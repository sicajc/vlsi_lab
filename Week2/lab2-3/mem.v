==> flow/design.v <==
`timescale 1ns / 1ns
module mem(data,
           addr,
           read,
           write);
    inout [7:0] data;
    input [4:0] addr;
    input       read, write;
    reg[7:0] mem[0:7] ;
    wire[7:0] mem_out;
    integer i;
    always @(posedge write)
    begin
        if (write)
            mem[addr] <= data;
        else
            mem[addr] <= mem[addr];
    end
    assign data = read ? mem[addr] : 'dz;
endmodule
* From RTL to reports: mem
The steps from the RTL of mem to its reports follow in flow order. Line numbers count from 1 in the design file above. Operators carry their Yosys type and port widths (W data, S select, Z words). Cell names lack the library's common part. A cell with n/a has no value.
Set-up: top module mem, clock write, library sky130hd, timing corner tt_025C_1v80

* Word level
Source: Yosys, flattened and elaborated, memories not mapped. Widths are those after wreduce; folded enables and synchronous resets count as part of the registers. Registers that Yosys merges into a memory's read port (data or address) are not register bits. Print and check cells do not count. Equal cells are merged and count once. Yosys's memory passes give these memory sizes; they may raise the number of words (mostly to a power of two), join words into wider ones and drop unused or constant bits.
Word-level totals: memories 1, register bits after elaboration 0, RAM bits 64
Operators by class: mux-type cells 1
Memories:
- mem | words 8, width 8, read ports 1, wr ports 1, RTL line 9 | reg[7:0] mem[0:7] ;
Operators by type and width (count):
- $mux W8 | 1

* Depth
Depth = most cells in a row (Yosys ltp): at word level without a register or memory, in the mapped netlist without a sequential cell, where the memories' decode and read muxes count.
Logic depth: depth in word-level cells 1, ABC_AREA 0, gate-level depth with buffers 5

* Netlist
Yosys stat after the flow's synthesis: flattened, memories mapped to cells. It holds for the ABC_AREA given above (unset counts as 0); a run with the other value may have another netlist. Totals and module areas in this step are rounded.
Cell types:
- edfxtp_1 | count 64, total area 1.92E+03 um^2
- mux4_1 | count 14, total area 367.853 um^2
- mux2_2 | count 7, total area 78.826 um^2
- mux4_2 | count 1, total area 22.522 um^2
- nor3b_1 | count 3, total area 22.522 um^2
- mux2i_1 | count 2, total area 20.019 um^2
- and3b_1 | count 2, total area 17.517 um^2
- buf_8 | count 1, total area 15.014 um^2
- nand2_1 | count 4, total area 15.014 um^2
- buf_6 | count 1, total area 11.261 um^2
- clkbuf_1 | count 3, total area 11.261 um^2
- buf_4 | count 1, total area 7.507 um^2
- and3_1 | count 1, total area 6.256 um^2
- nand2b_1 | count 1, total area 6.256 um^2
- buf_2 | count 1, total area 5.005 um^2
- nand3_1 | count 1, total area 5.005 um^2
- nor3_1 | count 1, total area 5.005 um^2
- nor2_1 | count 1, total area 3.754 um^2
Mapped netlist: cells in the netlist 109, chip area (Yosys) 2500 um^2, sequential area 1900 um^2, flip-flop cells 64, buffer cells 7

* Path before layout
Source: OpenSTA report_checks on the synthesized netlist (no wires, ideal clock, input and output delay 20% of the period each), path of least setup slack; recovery checks are left aside. Register names are those of the netlist, which keeps one name where synthesis merged equal registers.
Path after synthesis: path type in2out, from input addr[1], to output data[5], path buffers 1, output delay 530 ps, stages on the path 4, time at the first pin 530 ps, data arrival time 1951 ps, data required time 2120 ps, external input delay 530 ps, delay of the path 1421 ps, period 2650 ps, path slack 169 ps, period reached after synthesis 2481 ps
"delay of the path" is the arrival time less input delay plus setup time. A path that ends at an output port has no setup time. "stages on the path" counts driving pins, that of a launching flip-flop among them; a cell with two outputs on the path counts twice. "period reached after synthesis" is the clock period less the worst setup slack; recovery checks do not enter. This is arithmetic on one report: input and output delays are still those of the set period (20% each). The rows between start and end are the longest chain of elaborated cells between them; the timing report does not say that the signal goes this way. Where chains are equally long, one stands for them. A line is the first line of the expression or statement that the cell stems from. Yosys adds cells for indexed reads and writes and turns some case tables into memories. A memory read counts as a cell of the chain, while the word-level depth stops at memories.
On the way, after synthesis: path through clkbuf_1 > nor3b_1 > nand2_1 > nand3_1, cells in the longest elaborated chain 2, elaborated cells between the ends (all ways) 2, RTL lines with such cells 2, those cells by class mux (1); memory (1)
RTL lines, path after synthesis:
- start: declaration | RTL line 7 | input [4:0] addr;
- $mem_v2 Z8 W8 | RTL line 9 | reg[7:0] mem[0:7] ;
- $mux W8 | RTL line 19 | assign data = read ? mem[addr] : 'dz;
- end: declaration | RTL line 6 | inout [7:0] data;

* Worst path after layout
Path of least setup slack in the final report of run A (OpenROAD, finished layout, wires in). Where an end is a register, its clock arrival counts in the times. The path's times are printed in steps of 10 ps; the period is the one set.
Path after layout: path type in2out, from input addr[2], to output data[5], stages on the path 4, data arrival time 2130 ps, data required time 3290 ps, path slack 1150 ps, time at the first pin 820 ps, output delay 820 ps, external input delay 820 ps, period 4110 ps, path buffers 1
The rows between start and end are the longest chain of elaborated cells between them; the timing report does not say that the signal goes this way. Where chains are equally long, one stands for them. A memory read counts as a cell of the chain, while the word-level depth stops at memories.
On the way, after layout: path through clkbuf_1 > and3b_2 > nand2_1 > nand3_1, cells in the longest elaborated chain 2, elaborated cells between the ends (all ways) 2, RTL lines with such cells 2, those cells by class mux (1); memory (1)
RTL lines, path after layout:
- start: declaration | RTL line 7 | input [4:0] addr;
- $mem_v2 Z8 W8 | RTL line 9 | reg[7:0] mem[0:7] ;
- $mux W8 | RTL line 19 | assign data = read ? mem[addr] : 'dz;
- end: declaration | RTL line 6 | inout [7:0] data;

2 stored runs of mem in the flow (synthesis by Yosys, layout by OpenROAD, sky130hd cells), in arbitrary order. Constraints: input delay and output delay 20% of the set period each, output load 0.01 pF.
"achieved period" is the run's clock period less its worst setup slack. It is reckoned from that one timing run; input and output delays stay at 20% of the period that was set.
"worst path time" = time allowed to the worst setup path (clock period - input delay - output delay, where it has them) - its slack; a late launch clock adds to it, a late capture clock takes from it.
"overall power" rests on the timing tool's default activity at the inputs, not on a simulated workload.
"worst path time" is known to 10 ps.
The results are shown rounded.

* Run A | settings: period_ns 4.11; CORE_UTILIZATION 49; SETUP_SLACK_MARGIN 0.89; HOLD_SLACK_MARGIN 0.04; CORE_ASPECT_RATIO 1.2; GPL_TIMING_DRIVEN 0; GPL_ROUTABILITY_DRIVEN 0; CTS_CLUSTER_SIZE 42; MIN_ROUTING_LAYER met2; CAP_MARGIN 20; CORE_MARGIN 2; SLEW_MARGIN 20 | results: worst-case hold slack 580 ps; overall power 1200 uW; overall die area 5800 um^2; setup total negative slack 0 ps; chip area in the Yosys report 2500 um^2; achieved period 2957 ps; worst path time 1310 ps; worst path kind in2out; standard-cell area of the final layout 2800 um^2; smallest setup slack 1200 ps; utilization 57%
* Run B | settings: period_ns 2.58; SETUP_SLACK_MARGIN 0.4; CAP_MARGIN 20; CORE_MARGIN 2; CORE_UTILIZATION 40; SLEW_MARGIN 20 | results: worst-case hold slack 410 ps; overall power 2100 uW; overall die area 7000 um^2; setup total negative slack 0 ps; chip area in the Yosys report 2500 um^2; achieved period 2174 ps; worst path time 1140 ps; worst path kind in2out; standard-cell area of the final layout 3200 um^2; smallest setup slack 410 ps; utilization 51%
