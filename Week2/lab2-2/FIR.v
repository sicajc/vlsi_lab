==> flow/design.v <==
module FIR(Dout,
           Din,
           clk,
           reset);
    parameter b0 = 7;
    parameter b1 = 17;
    parameter b2 = 32;
    parameter b3 = 46;
    parameter b4 = 52;
    parameter b5 = 46;
    parameter b6 = 32;
    parameter b7 = 17;
    parameter b8 = 7;
    output	[17:0]	Dout;
    input 	[7:0] 	Din;
    input 		clk, reset;
    reg[17:0] cal_out[0:8];
    reg[7:0] shift_regs[0:7];
    integer reg_index;
    always @(posedge clk)
    begin
        for(reg_index = 0;reg_index < 8 ; reg_index = reg_index + 1)
        begin
            if (reset)
            begin
                shift_regs[reg_index] <= 'd0;
            end
            else
            begin
                if(reg_index == 0)
                    shift_regs[reg_index] <= Din;
                else
                    shift_regs[reg_index] <= shift_regs[reg_index-1];
            end
        end
    end
    assign Dout = (((Din * b0 + 'd0) + (shift_regs[0] * b1)) + (shift_regs[1] * b2) + (shift_regs[2] * b3)+(shift_regs[3]*b4)+
        (shift_regs[4]*b5)+(shift_regs[5]*b6) + (shift_regs[6]*b7) + (shift_regs[7]*b8));
endmodule
### From RTL to reports: FIR

Tool output for the design above, in the order of the flow.
Lines are those of the file above, counted from 1.
Library cell names are shortened.
Not given: --

| design | value |
|---|---|
| design top | FIR |
| clock port | clk |
| cell library | sky130hd |
| corner | tt_025C_1v80 |

### Word level

Source: Yosys, flattened and elaborated. Widths are those after wreduce; folded enables and synchronous resets count as part of the registers. Registers that Yosys merges into a memory's read port (data or address) are not register bits. Print and check cells do not count. Equal cells are merged and count once.

| bit counts | value |
|---|---|
| word-level cells | 23 |
| word width x clocked read ports | 0 |
| output and inout bits | 18 |
| flip-flop bits (word level) | 64 |
| bits in latches | 0 |
| memory bits (read-only) | 0 |
| memories kept | 0 |
| input bits | 10 |
| memory bits (writable) | 0 |

| cells by class | value |
|---|---|
| $add $sub $neg | 8 |
| div/mod/pow operators | 0 |
| bitwise operators | 0 |
| $lt $le $gt $ge | 0 |
| multiplexer cells | 0 |
| equality and inequality tests | 0 |
| shift-type cells | 0 |
| multipliers | 7 |
| reductions and logical operators | 0 |

Operators by type and width:

| cell | number |
|---|---|
| multiplier 8 x 5 -> 13 bit (second input constant) | 4 |
| multiplier 8 x 3 -> 11 bit (second input constant) | 2 |
| multiplier 8 x 4 -> 12 bit (second input constant) | 1 |
| adder 18 x 13 -> 18 bit | 2 |
| adder 17 x 14 -> 18 bit | 1 |
| adder 18 x 11 -> 18 bit | 1 |
| adder 16 x 14 -> 17 bit | 1 |
| adder 15 x 14 -> 16 bit | 1 |
| adder 14 x 13 -> 15 bit | 1 |
| adder 11 x 13 -> 14 bit | 1 |

### Depth

Longest topological path by Yosys (ltp), each cell counted once; first at word level (registers and memories cut), then after technology mapping (sequential cells cut; the memories' decode and read muxes count).

| logic depth | value |
|---|---|
| depth after elaboration | 9 |
| ABC_AREA | 0 |
| gate-level depth with buffers | 31 |
| depth with buffers taken out | 30 |

### After synthesis

Yosys stat after the flow's synthesis: flattened, memories mapped to cells. It holds for the ABC_AREA given above (unset counts as 0); a run with the other value may have another netlist.
The area totals of this step are shown rounded.

| synthesis totals | value |
|---|---|
| flip-flop cells | 64 |
| area of sequential cells | 1,280 µm² |
| buffers | 9 |
| synthesis area | 8,230 µm² |
| standard cells after synthesis | 825 |

Cell types:

| cell | number | area in all (µm²) |
|---|---|---|
| fa_1 | 132 | 2.64E+03 |
| ha_1 | 154 | 1.93E+03 |
| dfxtp_1 | 64 | 1.28E+03 |
| inv_1 | 238 | 893.357 |
| nor2b_1 | 47 | 294.032 |
| xnor2_1 | 20 | 175.168 |
| nor2_1 | 33 | 123.869 |
| xor2_1 | 14 | 122.618 |
| a21oi_1 | 22 | 110.106 |
| a21o_1 | 8 | 60.058 |
| o21bai_1 | 5 | 37.536 |
| nand2_1 | 9 | 33.782 |
| and3_1 | 5 | 31.28 |
| clkbuf_1 | 8 | 30.029 |
| nor3_1 | 6 | 30.029 |
| o21ai_0 | 6 | 30.029 |
| and2_1 | 4 | 25.024 |
| o21ai_1 | 5 | 25.024 |

Other cell types: 28; their cells: 45.

### Worst setup path after synthesis

Path of least setup slack by OpenSTA after synthesis, without wires, with an ideal clock, recovery checks aside; 20% of the period is set as input and as output delay. Where synthesis merged equal registers, the netlist keeps one of their names.

| path post-synthesis | value |
|---|---|
| kind | input-to-output |
| from | input port Din[7] |
| to | output port Dout[14] |
| data arrival time | 7.720 ns |
| buffers on the path | 0 |
| input delay | 2.680 ns |
| delay of the path | 5.040 ns |
| output delay | 2.680 ns |
| data required time | 10.720 ns |
| clock period | 13.4 ns |
| driving pins on the path | 19 |
| time at the first pin | 2.680 ns |
| path slack | 3.000 ns |
| period reached after synthesis | 10.4 ns |

"delay of the path" = arrival - input delay + setup time.
At an output port there is no setup time.
"driving pins on the path" counts driving pins, that of a launching flip-flop among them; a cell with two outputs on the path counts twice.
"period reached after synthesis" = period - worst setup slack (recovery checks aside). The figure is calculated, with input and output delays left at 20% of the set period.
The rows between start and end are the longest chain of elaborated cells between them; the timing report does not say that the signal goes this way. Where chains are equally long, one stands for them.
Each line given opens the expression or statement behind the cell; cells for indexed reads and writes are added by Yosys, which also makes memories of some case tables.

| between the ends, post-synthesis | value |
|---|---|
| cells stage by stage | fa_1 inv_1 fa_1 fa_1 inv_1 fa_1 inv_1 fa_1 inv_1 fa_1 inv_1 fa_1 inv_1 ha_1 nand3_1 a2bb2oi_1 a21boi_1 and4_1 nor3_1 |
| length of the longest elaborated chain | 9 |
| elaborated cells between the ends (all ways) | 9 |
| RTL lines with such cells | 1 |
| classes of those cells | 8 x add/sub; 1 x mul |

Ends and longest elaborated chain, post-synthesis:

| element | line | text |
|---|---|---|
| start: declaration | 15 | `input [7:0] Din;` |
| multiplier 8 x 3 -> 11 bit | 37 | `assign Dout = (((Din * b0 + 'd0) + (shift_regs[0] * b1)) + (shift_regs[1] * b2) + (shift_regs[2] * b3)+(shift_ ...` |
| adder 11 x 13 -> 14 bit | 37 |  |
| adder 14 x 13 -> 15 bit | 37 |  |
| adder 15 x 14 -> 16 bit | 37 |  |
| adder 16 x 14 -> 17 bit | 37 |  |
| adder 17 x 14 -> 18 bit | 37 |  |
| adder 18 x 13 -> 18 bit x2 | 37 |  |
| adder 18 x 11 -> 18 bit | 37 |  |
| end: declaration | 14 | `output [17:0] Dout;` |

### Timing after layout

From the final timing report of run 1: the path of least setup slack in the routed layout; clock arrival at registers is part of the times.

| path post-layout | value |
|---|---|
| kind | input-to-output |
| from | input port Din[3] |
| to | output port Dout[15] |
| data required time | 12.00 ns |
| time at the first pin | 3.00 ns |
| driving pins on the path | 18 |
| buffers on the path | 2 |
| data arrival time | 9.41 ns |
| input delay | 3.00 ns |
| path slack | 2.59 ns |
| output delay | 3.00 ns |
| clock period | 15.0 ns |

The rows between start and end are the longest chain of elaborated cells between them; the timing report does not say that the signal goes this way. Where chains are equally long, one stands for them.

| between the ends, post-layout | value |
|---|---|
| cells stage by stage | clkdlybuf4s50_1 inv_1 fa_1 fa_1 fa_1 inv_1 fa_1 fa_1 fa_1 ha_1 ha_1 fa_1 a211oi_1 o21ai_1 a41oi_1 o21bai_1 xor2_1 clkdlybuf4s50_1 |
| length of the longest elaborated chain | 9 |
| elaborated cells between the ends (all ways) | 9 |
| RTL lines with such cells | 1 |
| classes of those cells | 8 x add/sub; 1 x mul |

Ends and longest elaborated chain, post-layout:

| element | line | text |
|---|---|---|
| start: declaration | 15 | `input [7:0] Din;` |
| multiplier 8 x 3 -> 11 bit | 37 | `assign Dout = (((Din * b0 + 'd0) + (shift_regs[0] * b1)) + (shift_regs[1] * b2) + (shift_regs[2] * b3)+(shift_ ...` |
| adder 11 x 13 -> 14 bit | 37 |  |
| adder 14 x 13 -> 15 bit | 37 |  |
| adder 15 x 14 -> 16 bit | 37 |  |
| adder 16 x 14 -> 17 bit | 37 |  |
| adder 17 x 14 -> 18 bit | 37 |  |
| adder 18 x 13 -> 18 bit x2 | 37 |  |
| adder 18 x 11 -> 18 bit | 37 |  |
| end: declaration | 14 | `output [17:0] Dout;` |

Ticket comment

FIR through Yosys and OpenROAD on sky130hd: 2 stored runs, unordered, with their settings and measured results. The constraints put input and output delay at 20% of the set period each and load the outputs with 0.01 pF.
"critical setup path time" = time allowed to the worst setup path (clock period - input delay - output delay, where it has them) - its slack; a late launch clock adds to it, a late capture clock takes from it.
"power consumption" rests on the timing tool's default activity at the inputs, not on a simulated workload.
Values from the reports are rounded here.
Among the settings, . means not set for that run.

| item | run 1 | run 2 |
|---|---|---|
| period_ns | 15.0 | 9.8 |
| CORE_UTILIZATION | 28 | 55 |
| SETUP_SLACK_MARGIN | -0.44 | 1.8 |
| PLACE_DENSITY_LB_ADDON | 0.15 | 0.21 |
| CORE_ASPECT_RATIO | 1.47 | . |
| CORE_MARGIN | 4 | 2 |
| CELL_PAD_IN_SITES_DETAIL_PLACEMENT | 2 | 1 |
| GPL_TIMING_DRIVEN | 1 | . |
| CTS_CLUSTER_SIZE | 98 | 31 |
| SLEW_MARGIN | 10 | 10 |
| CAP_MARGIN | 20 | 30 |
| GPL_ROUTABILITY_DRIVEN | . | 1 |
| die area (µm²) | 32,200 | 16,000 |
| power consumption (uW) | 1,100 | 2,820 |
| post-route worst hold slack (ns) | 0.468 | 0.521 |
| post-route setup TNS (ns) | 0.000 | -8.66 |
| smallest setup slack (ns) | 2.59 | -1.44 |
| critical setup path time (ns) | 6.41 | 9.28 |
| worst path kind | input-to-output | reg-to-output |
| utilization (%) | 31.9 | 71.3 |
| mapped cell area after synthesis (µm²) | 8,230 | 8,230 |
