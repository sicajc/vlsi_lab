==> flow/design.v <==
module alu(alu_out,
           accum,
           data,
           opcode,
           zero,
           clk,
           reset);
    input 		clk, reset;
    input 	[7:0] 	accum, data;
    input 	[2:0] 	opcode;
    output reg[7:0] 	alu_out;
    output 		zero;
    reg[7:0] mux_out;
    always @(posedge clk) begin
        alu_out <= reset ? 'd0 : mux_out;
    end
    always @(*)
    begin
        case(opcode)
        3'b000:    mux_out = accum;
        3'b001:    mux_out = accum + data;
        3'b010:    mux_out = accum - data;
        3'b011:    mux_out = accum & data;
        3'b100:    mux_out = accum ^ data;
        3'b101:    mux_out = ~accum + 1;
        3'b110:    mux_out = accum * 'd5 + accum / 'd8;
        3'b111:    mux_out = (accum >= 'd32 ) ? data : ~data;
        default:    mux_out = 'd0;
        endcase
    end
    assign zero = (accum == 'd0);
endmodule
Reports on alu
The steps from the RTL of alu to its reports follow in flow order. Lines are those of the file above, counted from 1. Operators: Yosys type, input widths -> output width; for muxes data width and select width s. Library cell names are shortened. Not given: n/a

Top: alu. Clock: clk. Library: sky130hd. Corner: tt_025C_1v80.

Word level
Source: Yosys, flattened and elaborated, memories not mapped. Widths are those after wreduce; folded enables and synchronous resets count as part of the registers. Registers that Yosys merges into a memory's read port (data or address) are not register bits. Print and check cells do not count. Equal cells are merged and count once.

The figure for clocked read ports x word width is 0. For bits in latches the number is 0. Under output and inout port bits stands 9. Memory bits (read-only): 0. For bits in writable memories the number is 0. Under memories stands 0. Under flip-flop bits (word level) stands 8. The entry for input bits reads 21. For cells after elaboration the number is 22.

The entry for reduce/logical cells reads 2. The entry for bitwise gates (word level) reads 4. Under shift operators stands 0. For multiply operators the number is 1. The entry for $add $sub $neg reads 4. For equality and inequality tests the number is 7. The entry for muxes and demuxes reads 2. Order comparisons: 1. The figure for div/mod/pow operators is 0.

Operator list (number): $pmux 8 s8 (1); $mul 8x3->8 const B (1); $not 8->8 (2); $eq 3x3->1 const B (4); $add 8x1->8 const B (1); $add 8x5->8 (1); $ge 8x6->1 const B (1); $add 8x8->8 (1); $sub 8x8->8 (1); $and 8x8->8 (1); $xor 8x8->8 (1); $logic_not 8->1 (1); $mux 8 (1); $eq 3x2->1 const B (2); $eq 3x1->1 const B (1); $logic_not 3->1 (1).

Logic depth
Yosys ltp: most cells in a row. Word level: on the elaborated netlist, between registers, memories and ports. Mapped: between sequential cells and ports; inverters and the memories' decode and read muxes count.

Under depth in word-level cells stands 3. ABC_AREA: 0. The figure for mapped depth is 11. For depth with buffers taken out the number is 11.

Synthesis result
The flow's flattened synthesis, as Yosys stat reports it; memories are mapped. The netlist is that of the ABC_AREA named above (0 if unset); the other value can give another one. Totals and module areas in this step are rounded.

Cell types: ha_1 (number 33, total area 412.896 sq um); xnor2_1 (number 22, total area 192.685 sq um); dfxtp_1 (number 8, total area 160.154 sq um); nor2_1 (number 35, total area 131.376 sq um); fa_1 (number 4, total area 80.077 sq um); inv_1 (number 17, total area 63.811 sq um); xor2_1 (number 7, total area 61.309 sq um); nor3_1 (number 10, total area 50.048 sq um); a21oi_1 (number 9, total area 45.043 sq um); nand2b_1 (number 7, total area 43.792 sq um); nand2_1 (number 11, total area 41.29 sq um); a211oi_1 (number 5, total area 37.536 sq um); nor2b_1 (number 5, total area 31.28 sq um); buf_2 (number 6, total area 30.029 sq um); nand3b_1 (number 4, total area 30.029 sq um); o21a_1 (number 4, total area 30.029 sq um); o21ai_0 (number 6, total area 30.029 sq um); o221ai_1 (number 3, total area 26.275 sq um).

Not listed: further types 31, cells in them 49.

Mapped flip-flops: 8. Under area of sequential cells stands 160 sq um. Under cell area after synthesis stands 1890 sq um. The entry for buffers reads 10. The figure for mapped cells is 245.

Worst setup path after synthesis
Source: OpenSTA report_checks on the synthesized netlist (no wires, ideal clock, input and output delay 20% of the period each), path of least setup slack; recovery checks are left aside. Register names are those of the netlist, which keeps one name where synthesis merged equal registers.

Path type: in2reg. Start: input accum[1]. End: register alu_out[7]. Input delay: 0.554 ns. Under stages stands 9. For path buffers the number is 0. Required time: 2.640 ns. Setup slack: 0.059 ns. The entry for setup time reads 0.130 ns. Time at the first pin: 0.554 ns. The figure for arrival time is 2.581 ns. The entry for period reads 2.77 ns. For path delay the number is 2.157 ns. Under synthesis period reached stands 2.711 ns.

"path delay" = arrival - input delay + setup time. "stages" counts driving pins, that of a launching flip-flop among them; a cell with two outputs on the path counts twice. "synthesis period reached" = period - worst setup slack (recovery checks aside). The figure is calculated, with input and output delays left at 20% of the set period. The rows between start and end are the longest chain of elaborated cells between them; the timing report does not say that the signal goes this way. Where chains are equally long, one stands for them. Each line given opens the expression or statement behind the cell; cells for indexed reads and writes are added by Yosys, which also makes memories of some case tables.

Cells stage by stage: ha_1 fa_1 ha_1 nor2b_1 o31a_1 o22ai_1 xnor2_1 a221oi_1 nor3_1. The entry for length of the longest elaborated chain reads 3. The entry for elaborated cells between the ends (all ways) reads 9. Under source lines of those cells stands 6. Those cells by class: add/sub: 4; mul: 1; compare: 1; mux: 2; logic: 1.

Ends and longest elaborated chain, after synthesis: start: declaration (RTL line 9) `input [7:0] accum, data;`; $mul 8x3->8 (RTL line 26) `3'b110:    mux_out = accum * 'd5 + accum / 'd8;`; $add 8x5->8 (RTL line 26); $pmux 8 s8 (RTL line 19) `case(opcode)`; end: assignment (RTL line 15) `alu_out <= reset ? 'd0 : mux_out;`; end: declaration (RTL line 11) `output reg[7:0] alu_out;`.

Worst path after layout
Path of least setup slack in the final report of flow run B (OpenROAD, finished layout, wires in). Where an end is a register, its clock arrival counts in the times.

Path type: in2out. Start: input accum[0]. End: output zero. The entry for period reads 3.88 ns. For external output delay the number is 0.78 ns. The figure for arrival time is 2.60 ns. Input delay: 0.78 ns. Required time: 3.10 ns. Time at the first pin: 0.78 ns. For path buffers the number is 3. Under stages stands 6. Setup slack: 0.51 ns.

The rows between start and end are the longest chain of elaborated cells between them; the timing report does not say that the signal goes this way. Where chains are equally long, one stands for them.

Cells stage by stage: clkdlybuf4s50_1 buf_4 inv_1 ha_1 and3_1 clkdlybuf4s50_1. The entry for length of the longest elaborated chain reads 1. The entry for elaborated cells between the ends (all ways) reads 1. Under source lines of those cells stands 1. Those cells by class: reduce/logical: 1.

Ends and longest elaborated chain, after layout: start: declaration (RTL line 9) `input [7:0] accum, data;`; $logic_not 8->1 (RTL line 31) `assign zero = (accum == 'd0);`; end: declaration (RTL line 12) `output zero;`.

Record of 2 stored runs of the RTL-to-layout flow on alu, platform sky130hd. The runs are unordered. Constraints: input delay and output delay 20% of the set period each, output load 0.01 pF. By "period reached" is meant the clock period of the run minus its worst setup slack. This is arithmetic on one report: input and output delays are still those of the set period (20% each). "worst path time" means the part of the period allowed to the worst setup path (the constraints hold back 20% at inputs and 20% at outputs) less its slack; where the path has registers, the arrival times of their clocks count too. By "total power after layout" is meant OpenSTA's value without simulated activity: inputs other than the clock are taken to toggle once in ten clock periods, and the tool carries that through the logic. The measured numbers are rounded.

Files of flow run A:
==> flow/run.sh <==
#!/bin/bash
# the make line also repeats the synthesis and layout settings of config.mk as NAME=value (left out here)
make -C /OpenROAD-flow-scripts/flow DESIGN_CONFIG=/design/flow/config.mk WORK_HOME=/design/flow/orfs CLKGATE_MAP_FILE= finish
==> flow/config.mk <==
export PLATFORM = sky130hd
export DESIGN_NAME = alu
export DESIGN_NICKNAME = alu
export VERILOG_FILES = /design/flow/design.v
export SDC_FILE = /design/flow/constraint.sdc
export NUM_CORES = 4
export LEC_CHECK = 0
export CAP_MARGIN = 15
export CELL_PAD_IN_SITES_GLOBAL_PLACEMENT = 3
export CORE_MARGIN = 4
export CORE_UTILIZATION = 55
export CTS_CLUSTER_DIAMETER = 51
export HOLD_SLACK_MARGIN = 0.03
export MIN_ROUTING_LAYER = met1
export PLACE_DENSITY_LB_ADDON = 0.14
export SLEW_MARGIN = 30
export TNS_END_PERCENT = 70
==> flow/constraint.sdc <==
create_clock -name core_clock -period 4.18 [get_ports {clk}]
set_input_delay 0.8360 -clock core_clock [delete_from_list [all_inputs] [get_ports {clk}]]
set_output_delay 0.8360 -clock core_clock [all_outputs]
set_load 0.01 [all_outputs]

Outcome of flow run A: not finished: placement ended with error FLW-0024.

Files of flow run B:
==> flow/run.sh <==
#!/bin/bash
# the make line also repeats the synthesis and layout settings of config.mk as NAME=value (left out here)
make -C /OpenROAD-flow-scripts/flow DESIGN_CONFIG=/design/flow/config.mk WORK_HOME=/design/flow/orfs CLKGATE_MAP_FILE= finish
==> flow/config.mk <==
export PLATFORM = sky130hd
export DESIGN_NAME = alu
export DESIGN_NICKNAME = alu
export VERILOG_FILES = /design/flow/design.v
export SDC_FILE = /design/flow/constraint.sdc
export NUM_CORES = 4
export LEC_CHECK = 0
export CAP_MARGIN = 20
export CELL_PAD_IN_SITES_GLOBAL_PLACEMENT = 0
export CORE_MARGIN = 2
export CORE_UTILIZATION = 31
export CTS_CLUSTER_DIAMETER = 20
export CTS_CLUSTER_SIZE = 96
export GPL_ROUTABILITY_DRIVEN = 0
export GPL_TIMING_DRIVEN = 1
export MAX_ROUTING_LAYER = met5
export PLACE_DENSITY = 0.79
export SLEW_MARGIN = 20
export TNS_END_PERCENT = 95
==> flow/constraint.sdc <==
create_clock -name core_clock -period 3.88 [get_ports {clk}]
set_input_delay 0.7760 -clock core_clock [delete_from_list [all_inputs] [get_ports {clk}]]
set_output_delay 0.7760 -clock core_clock [all_outputs]
set_load 0.01 [all_outputs]

Results of flow run B. The period reached reads 3.374 ns. The setup total negative slack is 0.000 ns. The standard-cell area after routing stands at 2,350 sq um. The post-synthesis cell area comes to 1,890 sq um. The setup slack of the worst path is 0.506 ns. For the full die area the run shows 6,730 sq um. For the post-layout utilization the run shows 39.9 %. The measured total power after layout is 0.551 mW. The measured worst path time is 1.82 ns. Type of the worst setup path: in2out. The post-route worst hold slack is 1.33 ns.
